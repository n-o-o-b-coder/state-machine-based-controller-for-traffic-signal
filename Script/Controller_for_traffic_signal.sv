==> flow/design.v <==
module traffic_signal(
    highway_signal, 
    lane_signal, 
    sensor, 
    clk, 
    rst
    );
    input sensor;
    input clk;
    input rst;
    output reg[1:0] highway_signal;
    output reg[1:0] lane_signal;
    reg[32:0] count=0,count_delay=0;
    reg delay_3s,delay_3s_2,count_yellow,count_yellow_2;
    wire enable_clk;
    parameter  high_green_lane_red =2'b00,
        high_yellow_lane_red =2'b01,
        high_red_lane_green =2'b10,
        high_red_lane_yellow =2'b11;
    reg[1:0] current_state;
    always @(posedge clk) 
    begin
        case(current_state)
            high_green_lane_red:
            begin
                count_yellow=0;
                count_yellow_2=0;
                highway_signal=2'b01;
                lane_signal=3'b11;
                if(sensor)
                    current_state=high_yellow_lane_red;
                else 
                    current_state =high_green_lane_red;
            end
            high_yellow_lane_red:
            begin
                highway_signal=2'b10;
                lane_signal=2'b11;
                count_yellow=1;
                count_yellow_2=0;
                if(delay_3s)
                    current_state =high_red_lane_green;
                else 
                    current_state=high_yellow_lane_red;
            end
            high_red_lane_green:
            begin
                highway_signal=2'b11;
                lane_signal=2'b01;
                count_yellow=0;
                count_yellow_2=0;
                if(!sensor)
                    current_state=high_red_lane_yellow;
                else
                    current_state =high_red_lane_green;
            end
            high_red_lane_yellow:
            begin
                highway_signal=2'b11;
                lane_signal=2'b10;
                count_yellow=0;
                count_yellow_2=1;
                if(delay_3s_2)
                    current_state=high_green_lane_red;
                else 
                    current_state =high_red_lane_yellow;
            end
            default: current_state=high_green_lane_red;
        endcase
      	if(rst)
                current_state <= high_green_lane_red;
    end
    always @(posedge clk) 
    begin
            if(enable_clk)
            begin
                if(count_yellow||count_yellow_2)
                    count_delay<=count_delay+1;
                    if ((count_delay==2)&& count_yellow) 
                    begin
                        delay_3s=1;
                        delay_3s_2=0;
                        count_delay<=0;
                    end
                    else if ((count_delay==2)&& count_yellow_2)
                    begin
                        delay_3s=0;
                        delay_3s_2=1;
                        count_delay<=0;
                    end
                    else 
                    begin
                        delay_3s=0;
                        delay_3s_2=0;
                    end
            end
    end
    always @(posedge clk) 
    begin
            count<=count+1;
            if(count==3)
            begin
                count<=0;
            end
    end
    assign enable_clk =count ==3 ?1:0;
endmodule
# Tool chain data of traffic_signal
# Tool output for the design above, in the order of the flow.
# Lines are those of the file above, counted from 1.
# Cell names lack the library's common part.
# Not given: n/a
# inputs
design,traffic_signal
clock_port,clk
cell_library,sky130hd
corner,tt_025C_1v80

# Elaborated design
# Counts by Yosys on the flattened word-level netlist (proc, flatten, opt, wreduce; memories kept). Register bits leave out memories and registers merged into their read ports (data or address). Print and check cells are left out. Cells with the same type and inputs are merged into one.
# bits
ff_bits,76
input_bits,3
output_inout_bits,4
word_cells,40
# op_classes
add_sub_neg,2
equal,5
muxes,13
reduce_logical,11
# op_table
op,count
33-bit by 1-bit adder with 33-bit output with constant B,2
33-bit by 2-bit equality test with 1-bit output with constant B,2
33-bit 2-to-1 mux,1
2-bit case mux with 3-bit select,2
2-bit case mux with 4-bit select,1
2-bit OR reduction,3
3-bit OR reduction,2
1-bit 2-to-1 mux,5
2-bit equality test with constant B,2
1-bit case mux with 2-bit select,2
2-bit 2-to-1 mux,2
3-bit nonzero test,1
1-bit logical AND,2
2-bit by 1-bit equality test with 1-bit output with constant B,1
2-bit logical NOT,1
2-bit AND reduction,1
1-bit logical OR,1

# Logic depth
# Depth = most cells in a row (Yosys ltp): at word level without a register or memory, in the mapped netlist without a sequential cell, where the memories' decode and read muxes count.
# logic_depth
ltp_word,4
ABC_AREA,0
depth_mapped,6
mapped_depth_nobuf,6

# Mapped cells and area
# Yosys stat after the flow's synthesis: flattened, memories mapped to cells. It holds for the ABC_AREA given above (unset counts as 0); a run with the other value may have another netlist.
# synth_totals
cells,314
synth_area_um2,3519.6
sequential_area_um2,1911.8
ffs,78
buffers,4
# types
cell_type,count,type_area_um2
edfxtp_1,35,1.05E+03
dfxtp_1,43,860.826
xnor2_1,51,446.678
nand4_1,36,225.216
nor4_1,17,106.352
xor2_1,11,96.342
nand2_1,24,90.086
and3_1,12,75.072
nor2_1,20,75.072
nand3_1,14,70.067
nor4_4,3,63.811
nor3_4,3,48.797
nand4_4,2,42.541
ha_1,3,37.536
nor3_1,7,35.034
nand2b_1,5,31.28
inv_1,7,26.275
and2_1,4,25.024
# Not listed: further types 12, cells in them 17.

# Path before layout
# OpenSTA on the mapped netlist: ideal clock, no wires. The path of least setup slack (recovery checks aside). Input and output delay are each 20% of the period. Register names are those of the netlist, which keeps one name where synthesis merged equal registers.
# synth_path
path_kind,register -> register
from,register count[0]
to,register count_delay[0]
period_ns,4.71
setup_ns,0.464
launch_ns,0.000
t_arrival_ns,3.282
required_time_ns,4.246
setup_slack_ns,0.964
path_delay_ns,3.746
path_stages,5
n_path_buf,0
synth_period_reached_ns,3.746
# "path_delay_ns" = arrival - input delay + setup time.
# "path_stages": output pins that drive a net of the path, with the launching flip-flop's if there is one; two outputs of one cell count as two.
# "synth_period_reached_ns" = period - worst setup slack (recovery checks aside). The figure is calculated, with input and output delays left at 20% of the set period.
# Between the ends stands the longest chain of elaborated cells between them, by number of cells; it is not shown to be the way that was timed. Of several equally long chains one is given.
# A line is the first line of the expression or statement that the cell stems from. Yosys adds cells for indexed reads and writes and turns some case tables into memories.
# A register here has more assigning lines than the two given.
# synth_via
path_cell_list,dfxtp_1 -> ha_1 -> nor4b_1 -> nand4_1 -> nor3_1
elab_chain_cells,3
cone_cells,3
classes_between,1 x eq/ne; 1 x mux; 1 x reduce/logical
# synth_lines
item,line,source
from (decl),13,"reg[32:0] count=0,count_delay=0;"
from (assign),100,count<=count+1;
from (assign),103,count<=0;
33-bit by 2-bit equality test with 1-bit output,106,assign enable_clk =count ==3 ?1:0;
1-bit 2-to-1 mux,106,
2-bit AND reduction,n/a,
to (assign),78,count_delay<=count_delay+1;
to (assign),89,count_delay<=0;
to (decl),13,

# Worst path after layout
# Path of least setup slack in the final report of run 1 (OpenROAD, finished layout, wires in). Where an end is a register, its clock arrival counts in the times.
# layout_path
path_kind,register -> output
from,register highway_signal[0]
to,output port highway_signal[0]
period_ns,4.75
out_delay_ns,0.95
launch_ns,0.34
t_arrival_ns,1.18
required_time_ns,3.80
setup_slack_ns,2.62
path_stages,2
n_path_buf,1
# A register here has more assigning lines than the two given.
# layout_via
path_cell_list,dfxtp_1 -> clkdlybuf4s50_1
elab_chain_cells,0
cone_cells,0
lines_between,0
# layout_lines
item,line,source
from (decl),11,output reg[1:0] highway_signal;
from (assign),28,highway_signal=2'b01;
from (assign),37,highway_signal=2'b10;
to (decl),11,

Ticket comment

Top module traffic_signal; platform sky130hd; tools Yosys and OpenROAD; 2 stored runs in no particular order. Input and output delays are each 20% of the period that was set; the output load is 0.01 pF.
"clock_period_reached_ns": clock period set for the run, less the worst setup slack. It is reckoned from that one timing run; input and output delays stay at 20% of the period that was set.
"critical_path_time_ns" = time allowed to the worst setup path (clock period - input delay - output delay, where it has them) - its slack; a late launch clock adds to it, a late capture clock takes from it.
"total_power_w" rests on the timing tool's default activity at the inputs, not on a simulated workload.

Run 1, flow files:
==> flow/run.sh <==
#!/bin/bash
# the make line also repeats the synthesis and layout settings of config.mk as NAME=value (left out here)
make -C /OpenROAD-flow-scripts/flow DESIGN_CONFIG=/design/flow/config.mk WORK_HOME=/design/flow/orfs CLKGATE_MAP_FILE= finish
==> flow/config.mk <==
export PLATFORM = sky130hd
export DESIGN_NAME = traffic_signal
export DESIGN_NICKNAME = traffic_signal
export VERILOG_FILES = /design/flow/design.v
export SDC_FILE = /design/flow/constraint.sdc
export NUM_CORES = 4
export LEC_CHECK = 0
export CAP_MARGIN = 5
export CELL_PAD_IN_SITES_GLOBAL_PLACEMENT = 3
export CORE_MARGIN = 2
export CORE_UTILIZATION = 29
export CTS_CLUSTER_DIAMETER = 112
export GPL_ROUTABILITY_DRIVEN = 0
export GPL_TIMING_DRIVEN = 1
export SLEW_MARGIN = 30
export TNS_END_PERCENT = 20
==> flow/constraint.sdc <==
create_clock -name core_clock -period 4.75 [get_ports {clk}]
set_input_delay 0.9500 -clock core_clock [delete_from_list [all_inputs] [get_ports {clk}]]
set_output_delay 0.9500 -clock core_clock [all_outputs]
set_load 0.01 [all_outputs]

==> results of run 1, as CSV <==
result,value
synth_area_um2,3519.6
dieArea_um2,13033.6
finish.stdcell_area_um2,4068.9
finish.utilization_pct,34.2
setup_ws_ns,2.622
tns_ns,0.000
worst_hold_slack_ns,0.421
total_power_w,0.001527
clock_period_reached_ns,2.128
critical_path_time_ns,1.18
worstPathKind,"register -> output"

Run 2, flow files:
==> flow/run.sh <==
#!/bin/bash
# the make line also repeats the synthesis and layout settings of config.mk as NAME=value (left out here)
make -C /OpenROAD-flow-scripts/flow DESIGN_CONFIG=/design/flow/config.mk WORK_HOME=/design/flow/orfs CLKGATE_MAP_FILE= finish
==> flow/config.mk <==
export PLATFORM = sky130hd
export DESIGN_NAME = traffic_signal
export DESIGN_NICKNAME = traffic_signal
export VERILOG_FILES = /design/flow/design.v
export SDC_FILE = /design/flow/constraint.sdc
export NUM_CORES = 4
export LEC_CHECK = 0
export CAP_MARGIN = 20
export CORE_ASPECT_RATIO = 0.8
export CORE_MARGIN = 2
export CORE_UTILIZATION = 68
export GPL_ROUTABILITY_DRIVEN = 1
export GPL_TIMING_DRIVEN = 0
export PLACE_DENSITY_LB_ADDON = 0.2
export SLEW_MARGIN = 20
export TNS_END_PERCENT = 100
==> flow/constraint.sdc <==
create_clock -name core_clock -period 3.08 [get_ports {clk}]
set_input_delay 0.6160 -clock core_clock [delete_from_list [all_inputs] [get_ports {clk}]]
set_output_delay 0.6160 -clock core_clock [all_outputs]
set_load 0.01 [all_outputs]

==> results of run 2, as CSV <==
result,value
synth_area_um2,3519.6
dieArea_um2,5771.1
finish.stdcell_area_um2,3885.0
finish.utilization_pct,77.6
setup_ws_ns,0.755
tns_ns,0.000
worst_hold_slack_ns,0.441
total_power_w,0.001984
clock_period_reached_ns,2.325
critical_path_time_ns,2.33
worstPathKind,"register -> register"
